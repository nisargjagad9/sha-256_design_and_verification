==> flow/design.v <==
`timescale 1ns / 1ps
 interface hash_256(input logic clk,input logic rst_n);
    logic load_i;
    logic[31:0] Kt_i,Wt_i;
    logic[31:0] A_i, B_i, C_i, D_i, E_i, F_i, G_i, H_i;
    logic[31:0] A_o, B_o, C_o, D_o, E_o, F_o, G_o,H_o;
    logic[255:0]finall;
    logic done; 
endinterface
module piso (
    input  logic       clk,
    input  logic       rst_n,
    input  logic       hash_done,            
    input  logic [255:0] fin_hash,           
    output logic       tx_dv,                
    output logic [7:0] tx_byte,              
    input  logic       tx_done,              
    input  logic       tx_active             
);
    reg [255:0]  hash_reg;                   
    reg [4:0]    byte_idx;                   
    reg          busy;
    typedef enum logic [1:0] {
        IDLE       = 2'd0,
        LOAD_NEXT  = 2'd1,
        WAIT_TX    = 2'd2
    } state_t;
    state_t state, next_state;
    always @(posedge clk or negedge rst_n) begin
        if (!rst_n) begin
            state     <= IDLE;
            hash_reg  <= 256'b0;
            byte_idx  <= 5'd0;
            busy      <= 1'b0;
            tx_dv     <= 1'b0;
            tx_byte   <= 8'h00;
        end
        else begin
            tx_dv <= 1'b0;    
            case (state)
                IDLE: begin
                    if (hash_done) begin
                        hash_reg  <= fin_hash;
                        byte_idx  <= 5'd0;
                        busy      <= 1'b1;
                        state     <= LOAD_NEXT;
                    end
                end
                LOAD_NEXT: begin
                    tx_byte <= hash_reg[(31 - byte_idx)*8 +: 8];
                    tx_dv   <= 1'b1;
                    state   <= WAIT_TX;
                end
                WAIT_TX: begin
                    if (tx_done) begin
                        if (byte_idx == 5'd31) begin
                            busy  <= 1'b0;
                            state <= IDLE;
                        end
                        else begin
                            byte_idx <= byte_idx + 1'b1;
                            state    <= LOAD_NEXT;
                        end
                    end
                end
                default: state <= IDLE;
            endcase
        end
    end
endmodule
# Tool chain data of piso
# What the tools print for piso, step after step.
# Line numbers count from 1 in the design file above.
# Operators carry their Yosys type and port widths (W data, S select, Z words).
# Library cell names are shortened.
# Not given: --
[setup]
design = "piso"
clock = "clk"
library = "sky130hd"
corner = "tt_025C_1v80"

# After elaboration
# Source: Yosys, flattened and elaborated, memories not mapped. Widths are those after wreduce. Registers that Yosys merges into a memory's read port (data or address) are not register bits. Print and check cells do not count. Equal cells are merged and count once.
[bits]
ff_bits = 272
[op_classes]
add_sub_neg = 2
eq_ne = 6
shift = 1
reduce_logical = 5
muxes = 9
[op_table]
columns = ["cell", "count"]
rows = [
  ["$shiftx A256 B9 Y8", 1],
  ["$mux W5", 3],
  ["$pmux W5 S2", 1],
  ["$ne A2 B2 Y1 const B", 3],
  ["$sub A5 B5 Y6 const A", 1],
  ["$pmux W2 S3", 1],
  ["$add A5 B1 Y5 const B", 1],
  ["$eq A5 B5 Y1 const B", 1],
  ["$reduce_and A2 Y1", 2],
  ["$reduce_and A4 Y1", 1],
  ["$mux W2", 2],
  ["$eq A2 B1 Y1 const B", 1],
  ["$eq A2 B2 Y1 const B", 1],
  ["$logic_not A2 Y1", 1],
  ["$reduce_bool A2 Y1", 1],
  ["$mux W1", 2],
]

# Depth
# Depth = most cells in a row (Yosys ltp): at word level without a register or memory, in the mapped netlist without a sequential cell, where the memories' decode and read muxes count.
[depth]
depth_word = 4
ABC_AREA = 1
mapped_depth = 13

# Synthesis result
# Source: synth_stat.txt of the flow (Yosys; design flattened, memories mapped). It holds for the ABC_AREA given above (unset counts as 0); a run with the other value may have another netlist.
# The area totals of this step are shown rounded.
[mapped]
flip_flops = 273
yosys_area_um2 = 12700
mapped_cells = 1218
[types]
columns = ["cell", "count", "area_total_um2"]
rows = [
  ["dfrtp_1", 272, 6.81E+03],
  ["mux2_2", 248, 2.79E+03],
  ["nand2_1", 360, 1.35E+03],
  ["nand3_1", 153, 765.734],
  ["buf_2", 47, 235.226],
  ["a21oi_1", 45, 225.216],
  ["buf_4", 12, 90.086],
  ["nand3b_1", 8, 60.058],
  ["nor2_1", 16, 60.058],
  ["buf_6", 5, 56.304],
  ["inv_1", 13, 48.797],
  ["clkbuf_1", 11, 41.29],
  ["o21ai_0", 6, 30.029],
  ["dfstp_2", 1, 26.275],
  ["ha_1", 2, 25.024],
  ["nor2_8", 1, 20.019],
  ["buf_1", 5, 18.768],
  ["o211ai_1", 2, 15.014],
]
# Not listed: further types 7, cells in them 11.

# Worst setup path after synthesis
# Source: OpenSTA report_checks on the synthesized netlist (no wires, ideal clock, input and output delay 20% of the period each), path of least setup slack; recovery checks are left aside. Register names are those of the netlist, which keeps one name where synthesis merged equal registers.
[synth_path]
path_type = "reg-to-reg"
from = "register byte_idx[2]"
to = "register byte_idx[2]"
slack_ns = 0.654
stages = 11
setup_time_ns = 0.082
required_time_ns = 2.368
arrival_time_ns = 1.714
tclk_ns = 2.45
path_delay_ns = 1.796
period_less_setup_slack_ns = 1.796
# "path_delay_ns" is the arrival time less input delay plus setup time.
# "stages" counts driving pins, that of a launching flip-flop among them; a cell with two outputs on the path counts twice.
# "period_less_setup_slack_ns" is the clock period less the worst setup slack; recovery checks do not enter. This is arithmetic on one report: input and output delays are still those of the set period (20% each).
# Between the ends stands the longest chain of elaborated cells between them, by number of cells; it is not shown to be the way that was timed. Of several equally long chains one is given.
# Each line given opens the expression or statement behind the cell; cells for indexed reads and writes are added by Yosys, which also makes memories of some case tables.
# At most two assigning lines are given for a register; there are more.
[synth_between]
path_cell_list = "dfrtp_1 -> inv_2 -> buf_1 -> nor3_1 -> ha_1 -> nand3b_1 -> nand2_1 -> nand2_1 -> o21ai_0 -> o21ai_0 -> a31oi_1"
elab_chain_cells = 4
[synth_lines]
columns = ["item", "line_no", "text"]
rows = [
  ["start: declaration", 21, "reg [4:0]    byte_idx;"],
  ["start: assignment", 33, "byte_idx  <= 5'd0;"],
  ["start: assignment", 61, "byte_idx <= byte_idx + 1'b1;"],
  ["$add A5 B1 Y5", 61, ""],
  ["$mux W5", 56, "if (byte_idx == 5'd31) begin"],
  ["$mux W5", 55, "if (tx_done) begin"],
  ["$pmux W5 S2", 40, "case (state)"],
  ["end: assignment", 44, "byte_idx  <= 5'd0;"],
  ["end: assignment", 61, ""],
  ["end: declaration", 21, ""],
]

# Worst path after layout
# Path of least setup slack in the final report of job 1 (OpenROAD, finished layout, wires in). Where an end is a register, its clock arrival counts in the times.
[layout_path]
path_type = "reg-to-reg"
from = "register byte_idx[0]"
to = "register tx_byte[0]"
arrival_time_ns = 2.53
setup_time_ns = 0.06
tclk_ns = 2.3
stages = 11
required_time_ns = 2.77
slack_ns = 0.23
# Between the ends stands the longest chain of elaborated cells between them, by number of cells; it is not shown to be the way that was timed. Of several equally long chains one is given.
# At most two assigning lines are given for a register; there are more.
[layout_between]
path_cell_list = "dfrtp_4 -> inv_4 -> buf_12 -> nand2_1 -> nand3_1 -> nand2_1 -> a21oi_1 -> nand3_1 -> nand2_1 -> nand2_1 -> nand2_1"
elab_chain_cells = 2
[layout_lines]
columns = ["item", "line_no", "text"]
rows = [
  ["start: declaration", 21, "reg [4:0]    byte_idx;"],
  ["start: assignment", 33, "byte_idx  <= 5'd0;"],
  ["start: assignment", 61, "byte_idx <= byte_idx + 1'b1;"],
  ["$sub A5 B5 Y6", 50, "tx_byte <= hash_reg[(31 - byte_idx)*8 +: 8];"],
  ["$shiftx A256 B9 Y8", 50, ""],
  ["end: assignment", 36, "tx_byte   <= 8'h00;"],
  ["end: assignment", 50, ""],
  ["end: declaration", 16, "output logic [7:0] tx_byte,"],
]

Settings and measured results of 2 stored flow runs for module piso (sky130hd), not sorted in any way. The constraints put input and output delay at 20% of the set period each and load the outputs with 0.01 pF.
"achieved_period_ns" = clock period - worst setup slack. The figure is calculated, with input and output delays left at 20% of the set period.
"timing.worst_path_ns" = time allowed to the worst setup path (clock period - input delay - output delay, where it has them) - its slack; a late launch clock adds to it, a late capture clock takes from it.
By "total_power_w" is meant OpenSTA's value without simulated activity: inputs other than the clock are taken to toggle once in ten clock periods, and the tool carries that through the logic.
The results are shown rounded.

# job 1
==> flow/run.sh <==
#!/bin/bash
# the make line also repeats the synthesis and layout settings of config.mk as NAME=value (left out here)
make -C /OpenROAD-flow-scripts/flow DESIGN_CONFIG=/design/flow/config.mk WORK_HOME=/design/flow/orfs CLKGATE_MAP_FILE= finish
==> flow/config.mk <==
export PLATFORM = sky130hd
export DESIGN_NAME = piso
export DESIGN_NICKNAME = piso
export VERILOG_FILES = /design/flow/design.v
export SDC_FILE = /design/flow/constraint.sdc
export NUM_CORES = 4
export LEC_CHECK = 0
export ABC_AREA = 1
export CAP_MARGIN = 30
export CORE_MARGIN = 2
export CORE_UTILIZATION = 21
export CTS_CLUSTER_SIZE = 45
export GPL_ROUTABILITY_DRIVEN = 1
export MAX_ROUTING_LAYER = met4
export PLACE_DENSITY = 0.38
export SETUP_SLACK_MARGIN = -0.16
export SLEW_MARGIN = 35
==> flow/constraint.sdc <==
create_clock -name core_clock -period 2.3 [get_ports {clk}]
set_input_delay 0.4600 -clock core_clock [delete_from_list [all_inputs] [get_ports {clk}]]
set_output_delay 0.4600 -clock core_clock [all_outputs]
set_load 0.01 [all_outputs]

==> job 1: results <==
post_synth_area_um2=12700
design_die_area_um2=62600
cell_area_final_um2=17700
layout_utilization_pct=29.4
worstSetupSlack_ns=0.234
tns_ns=0.000
total_power_w=0.0133
achieved_period_ns=2.066
timing.worst_path_ns=2.07
worstPathKind="reg-to-reg"

# job 2
==> flow/run.sh <==
#!/bin/bash
# the make line also repeats the synthesis and layout settings of config.mk as NAME=value (left out here)
make -C /OpenROAD-flow-scripts/flow DESIGN_CONFIG=/design/flow/config.mk WORK_HOME=/design/flow/orfs CLKGATE_MAP_FILE= finish
==> flow/config.mk <==
export PLATFORM = sky130hd
export DESIGN_NAME = piso
export DESIGN_NICKNAME = piso
export VERILOG_FILES = /design/flow/design.v
export SDC_FILE = /design/flow/constraint.sdc
export NUM_CORES = 4
export LEC_CHECK = 0
export CAP_MARGIN = 0
export CELL_PAD_IN_SITES_DETAIL_PLACEMENT = 1
export CORE_ASPECT_RATIO = 1.82
export CORE_MARGIN = 2
export CORE_UTILIZATION = 69
export CTS_CLUSTER_SIZE = 32
export MIN_ROUTING_LAYER = met1
export PLACE_DENSITY = 0.8
export SETUP_SLACK_MARGIN = 0.47
export SLEW_MARGIN = 20
==> flow/constraint.sdc <==
create_clock -name core_clock -period 1.88 [get_ports {clk}]
set_input_delay 0.3760 -clock core_clock [delete_from_list [all_inputs] [get_ports {clk}]]
set_output_delay 0.3760 -clock core_clock [all_outputs]
set_load 0.01 [all_outputs]

==> job 2: results <==
outcome="unfinished; tool error in placement"
