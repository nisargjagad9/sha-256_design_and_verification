==> flow/design.v <==
`timescale 1ns / 1ps
 interface hash_256(input logic clk,input logic rst_n);
    logic load_i;
    logic[31:0] Kt_i,Wt_i;
    logic[31:0] A_i, B_i, C_i, D_i, E_i, F_i, G_i, H_i;
    logic[31:0] A_o, B_o, C_o, D_o, E_o, F_o, G_o,H_o;
    logic[255:0]finall;
    logic done; 
endinterface
module hashcore(
    input logic clk,
    input logic rst_n,
    input bit load,
    input  logic [31:0] Kt_i,   
    input  logic [31:0] Wt_i,   
    input  logic [31:0] A_i, B_i, C_i, D_i, E_i, F_i, G_i, H_i,
    output logic [31:0] A_o, B_o, C_o, D_o, E_o, F_o, G_o, H_o,
    output logic [255:0] finall,
    output logic done           
);
logic [31:0] a, b, c, d, e, f, g, h;
logic [5:0]  round_cnt;   
function automatic logic [31:0] Ch(
        input logic [31:0] x,
        input logic [31:0] y,
        input logic [31:0] z
        );
    Ch = (x & y) ^ (~x & z);
endfunction
function automatic logic [31:0] Maj(
        input logic [31:0] x,
        input logic [31:0] y,
        input logic [31:0] z
);
    Maj = (x & y)^(x & z)^(y & z);
endfunction
function automatic logic [31:0] rotr(
        input logic [31:0] x,
        input int unsigned n
);
    rotr = (x >> n )| (x << (32-n));
endfunction
function automatic logic [31:0] big_sigma_0(
        input logic [31:0] x
);
    big_sigma_0 = rotr(x,2) ^ rotr(x,13) ^ rotr(x,22);
endfunction
function automatic logic [31:0] big_sigma_1(
        input logic [31:0] x
);
    big_sigma_1 = rotr(x,6) ^ rotr(x,11) ^ rotr(x,25);
endfunction
logic [31:0] T1, T2;
assign T1 = h + big_sigma_1(e) + Ch(e,f,g) + Kt_i + Wt_i;
assign T2 = big_sigma_0(a) + Maj(a,b,c);
always_ff @(posedge clk or negedge rst_n)
begin
    if(!rst_n)
        begin
            a <= 32'd0;
            b <= 32'd0;
            c <= 32'd0;
            d <= 32'd0;
            e <= 32'd0;
            f <= 32'd0;
            g <= 32'd0;
            h <= 32'd0;
            done <= 1'b0;
            round_cnt <= 6'd0;
        end
    else if(load)
        begin
            a <= A_i;
            b <= B_i;
            c <= C_i;
            d <= D_i;
            e <= E_i;
            f <= F_i;
            g <= G_i;
            h <= H_i;
            round_cnt <= 6'd0;
            done <= 1'b0;
        end
    else if(!done)
        begin
            h <= g ;
            g <= f ;
            f <= e ; 
            d <= c ;
            c <= b ;
            b <= a ;
            e <= d + T1 ;
            a <= T1 + T2 ;
            round_cnt <= round_cnt +1 ;
            if(round_cnt == 63)
                done <= 1'b1;
        end
end
assign A_o = a + A_i;
assign B_o = b + B_i;
assign C_o = c + C_i;
assign D_o = d + D_i;
assign E_o = e + E_i;
assign F_o = f + F_i;
assign G_o = g + G_i;
assign H_o = h + H_i;
assign finall = {A_o, B_o, C_o, D_o, E_o, F_o, G_o, H_o};
endmodule
## Step by step through the tools: hashcore

Tool output for the design above, in the order of the flow.
Lines are those of the file above, counted from 1.
Operators carry their Yosys type and port widths (W data, S select, Z words).
Cell names lack the library's common part.
The mark -- stands for no value.

- Top: hashcore
- Clock input: clk
- Standard-cell library: sky130hd
- Library corner: tt_025C_1v80

## After elaboration

Yosys after proc, flatten, opt, wreduce and memory -nomap, before mapping. Memory bits, and registers merged into a memory's read port (data or address), are not among the register bits. Print and check cells are not counted. Equal cells are merged and count once.

- $add $sub $neg: 16
- Eq/ne operators: 2
- Muxes and demuxes: 21
- Bitwise gates (word level): 19

Operator list:

| operator | number |
|---|---|
| $mux W32 | 16 |
| $add A32 B32 Y32 | 15 |
| $xor A32 B32 Y32 | 7 |
| $and A32 B32 Y32 | 5 |
| $or A10 B32 Y32 | 1 |
| $or A19 B32 Y32 | 1 |
| $or A21 B32 Y32 | 1 |
| $or A26 B32 Y32 | 1 |
| $or A30 B32 Y32 | 1 |
| $not A32 Y32 | 1 |
| $or A7 B32 Y32 | 1 |
| $mux W6 | 2 |
| $add A6 B1 Y6 const B | 1 |
| $eq A6 B6 Y1 const B | 1 |
| $mux W1 | 3 |
| $ne A2 B2 Y1 const B | 1 |

- Flip-flop bits (word level): 263
- Input bits: 323
- Output and inout bits: 513
- Cells after elaboration: 68

## Longest topological paths

Depth = most cells in a row (Yosys ltp): at word level without a register or memory, in the mapped netlist without a sequential cell, where the memories' decode and read muxes count.

- Word-level depth: 10
- ABC_AREA: 0
- Mapped depth: 35
- Mapped depth without buffers: 34

## After synthesis

Yosys stat after the flow's synthesis: flattened, memories mapped to cells. It holds for the ABC_AREA given above (unset counts as 0); a run with the other value may have another netlist.
The area totals of this step are shown rounded.

- Standard cells after synthesis: 4327
- Synthesis area: 0.03526 mm²
- Area of sequential cells: 0.006581 mm²
- Flip-flop cells: 263
- Buffers: 426

Cells by type:

| type | number | area in all (µm²) |
|---|---|---|
| dfrtp_1 | 263 | 6.58E+03 |
| ha_1 | 342 | 4.28E+03 |
| fa_1 | 133 | 2.66E+03 |
| xnor2_1 | 279 | 2.44E+03 |
| mux2i_1 | 228 | 2.28E+03 |
| o21ai_0 | 407 | 2.04E+03 |
| buf_4 | 256 | 1.92E+03 |
| inv_1 | 413 | 1.55E+03 |
| nand2_1 | 383 | 1.44E+03 |
| xor2_1 | 131 | 1147.35 |
| a21o_1 | 146 | 1.1E+03 |
| a21oi_1 | 215 | 1.08E+03 |
| nor2_1 | 250 | 938.4 |
| o21a_1 | 81 | 608.083 |
| clkbuf_1 | 153 | 574.301 |
| nand2b_1 | 58 | 362.848 |
| mux2_2 | 24 | 270.259 |
| nor2b_1 | 42 | 262.752 |

Other cell types: 64; their cells: 523.

## Worst setup path after synthesis

Path of least setup slack by OpenSTA after synthesis, without wires, with an ideal clock, recovery checks aside; 20% of the period is set as input and as output delay. Where synthesis merged equal registers, the netlist keeps one of their names.

- Path type: input-to-reg
- From: input port Kt_i[2]
- To: register a[31]
- Period: 11200 ps
- Input delay: 2240 ps
- Setup time: 96 ps
- Launch time at the first pin: 2240 ps
- Data arrival time: 8337 ps
- Data required time: 11104 ps
- Slack: 2768 ps
- Delay of the path: 6193 ps
- Stages on the path: 30
- Path buffers: 0
- Synthesis period reached: 8432 ps

"delay of the path" = arrival - input delay + setup time.
"stages on the path" counts driving pins, that of a launching flip-flop among them; a cell with two outputs on the path counts twice.
"synthesis period reached" is the clock period less the worst setup slack; recovery checks do not enter. This is arithmetic on one report: input and output delays are still those of the set period (20% each).
The rows between start and end are the longest chain of elaborated cells between them; the timing report does not say that the signal goes this way. Where chains are equally long, one stands for them.
A line is the first line of the expression or statement that the cell stems from. Yosys adds cells for indexed reads and writes and turns some case tables into memories.
At most two assigning lines are given for a register; there are more.

- Cells stage by stage: inv_1 > fa_1 > inv_1 > fa_1 > inv_1 > fa_1 > inv_1 > ha_1 > a211oi_1 > nor2_1 > o41a_1 > nor4b_2 > o21ai_1 > o31ai_4 > o211a_1 > o21ai_1 > a31o_2 > xor2_1 > inv_1 > fa_1 > inv_1 > ha_1 > a21o_1 > a21oi_1 > or3b_2 > o21ai_0 > a31oi_1 > xnor2_1 > xnor2_1 > o31ai_1
- Cells in the longest elaborated chain: 5
- Elaborated cells on any way between the ends: 5
- Source lines of those cells: 4
- Those cells by class: add/sub: 3; mux: 2

Ends and longest elaborated chain, post-synthesis:

| item | line | RTL |
|---|---|---|
| start, declared | 14 | `input  logic [31:0] Kt_i,` |
| $add A32 B32 Y32 (2 in a row) | 54 | `assign T1 = h + big_sigma_1(e) + Ch(e,f,g) + Kt_i + Wt_i;` |
| $add A32 B32 Y32 | 93 | `a <= T1 + T2 ;` |
| $mux W32 | 84 | `else if(!done)` |
| $mux W32 | 71 | `else if(load)` |
| end, assigned | 73 | `a <= A_i;` |
| end, assigned | 93 |  |
| end, declared | 21 | `logic [31:0] a, b, c, d, e, f, g, h;` |

## Worst path after layout

From the final timing report of run 2: the path of least setup slack in the routed layout; clock arrival at registers is part of the times.
The report prints the path's times to 10 ps; the period is as set.

- Path type: input-to-reg
- From: input port Kt_i[4]
- To: register a[23]
- Period: 5240 ps
- Input delay: 1050 ps
- Setup time: 110 ps
- Launch time at the first pin: 1050 ps
- Data arrival time: 7660 ps
- Data required time: 5760 ps
- Slack: -1900 ps
- Stages on the path: 34
- Path buffers: 7

The rows between start and end are the longest chain of elaborated cells between them; the timing report does not say that the signal goes this way. Where chains are equally long, one stands for them.
At most two assigning lines are given for a register; there are more.

- Cells stage by stage: dlygate4sd2_1 > inv_2 > fa_2 > inv_2 > fa_1 > inv_2 > fa_1 > inv_2 > ha_4 > buf_4 > o41a_1 > buf_6 > o31ai_4 > nand2b_1 > buf_4 > buf_6 > xor2_1 > buf_4 > inv_2 > fa_1 > inv_1 > ha_2 > a21o_1 > a31o_2 > a221o_1 > buf_6 > o21ai_4 > nor3_1 > o21a_1 > o21a_1 > o22a_1 > xnor2_1 > o211ai_1 > o21a_1
- Cells in the longest elaborated chain: 5
- Elaborated cells on any way between the ends: 5
- Source lines of those cells: 4
- Those cells by class: add/sub: 3; mux: 2

Ends and longest elaborated chain, post-layout:

| item | line | RTL |
|---|---|---|
| start, declared | 14 | `input  logic [31:0] Kt_i,` |
| $add A32 B32 Y32 (2 in a row) | 54 | `assign T1 = h + big_sigma_1(e) + Ch(e,f,g) + Kt_i + Wt_i;` |
| $add A32 B32 Y32 | 93 | `a <= T1 + T2 ;` |
| $mux W32 | 84 | `else if(!done)` |
| $mux W32 | 71 | `else if(load)` |
| end, assigned | 73 | `a <= A_i;` |
| end, assigned | 93 |  |
| end, declared | 21 | `logic [31:0] a, b, c, d, e, f, g, h;` |

Hand-over note for hashcore

Record of 2 stored runs of the RTL-to-layout flow on hashcore, platform sky130hd. The runs are unordered. Constraints: input delay and output delay 20% of the set period each, output load 0.01 pF.
Results are given in rounded form.

### Run 1

Settings: `period_ns=12.3`, `CORE_UTILIZATION=57`, `PLACE_DENSITY=0.36`, `CELL_PAD_IN_SITES_DETAIL_PLACEMENT=1`, `ABC_AREA=0`, `GPL_TIMING_DRIVEN=0`, `GPL_ROUTABILITY_DRIVEN=1`, `CAP_MARGIN=25`, `SLEW_MARGIN=15`, `MAX_ROUTING_LAYER=met4`, `CORE_MARGIN=2`

No results, placement failed with DPL-0033.

### Run 2

Settings: `period_ns=5.24`, `CORE_UTILIZATION=17`, `PLACE_DENSITY=0.37`, `CORE_MARGIN=8`, `CELL_PAD_IN_SITES_GLOBAL_PLACEMENT=3`, `CTS_CLUSTER_SIZE=69`, `CAP_MARGIN=20`, `SLEW_MARGIN=20`

- Worst slack on setup checks: -1898 ps
- Post-route utilization: 0.298
- Sum of negative setup slack: -69280 ps
- Yosys chip area after synthesis: 0.03526 mm²
- Area of the die: 0.2223 mm²

End of note.
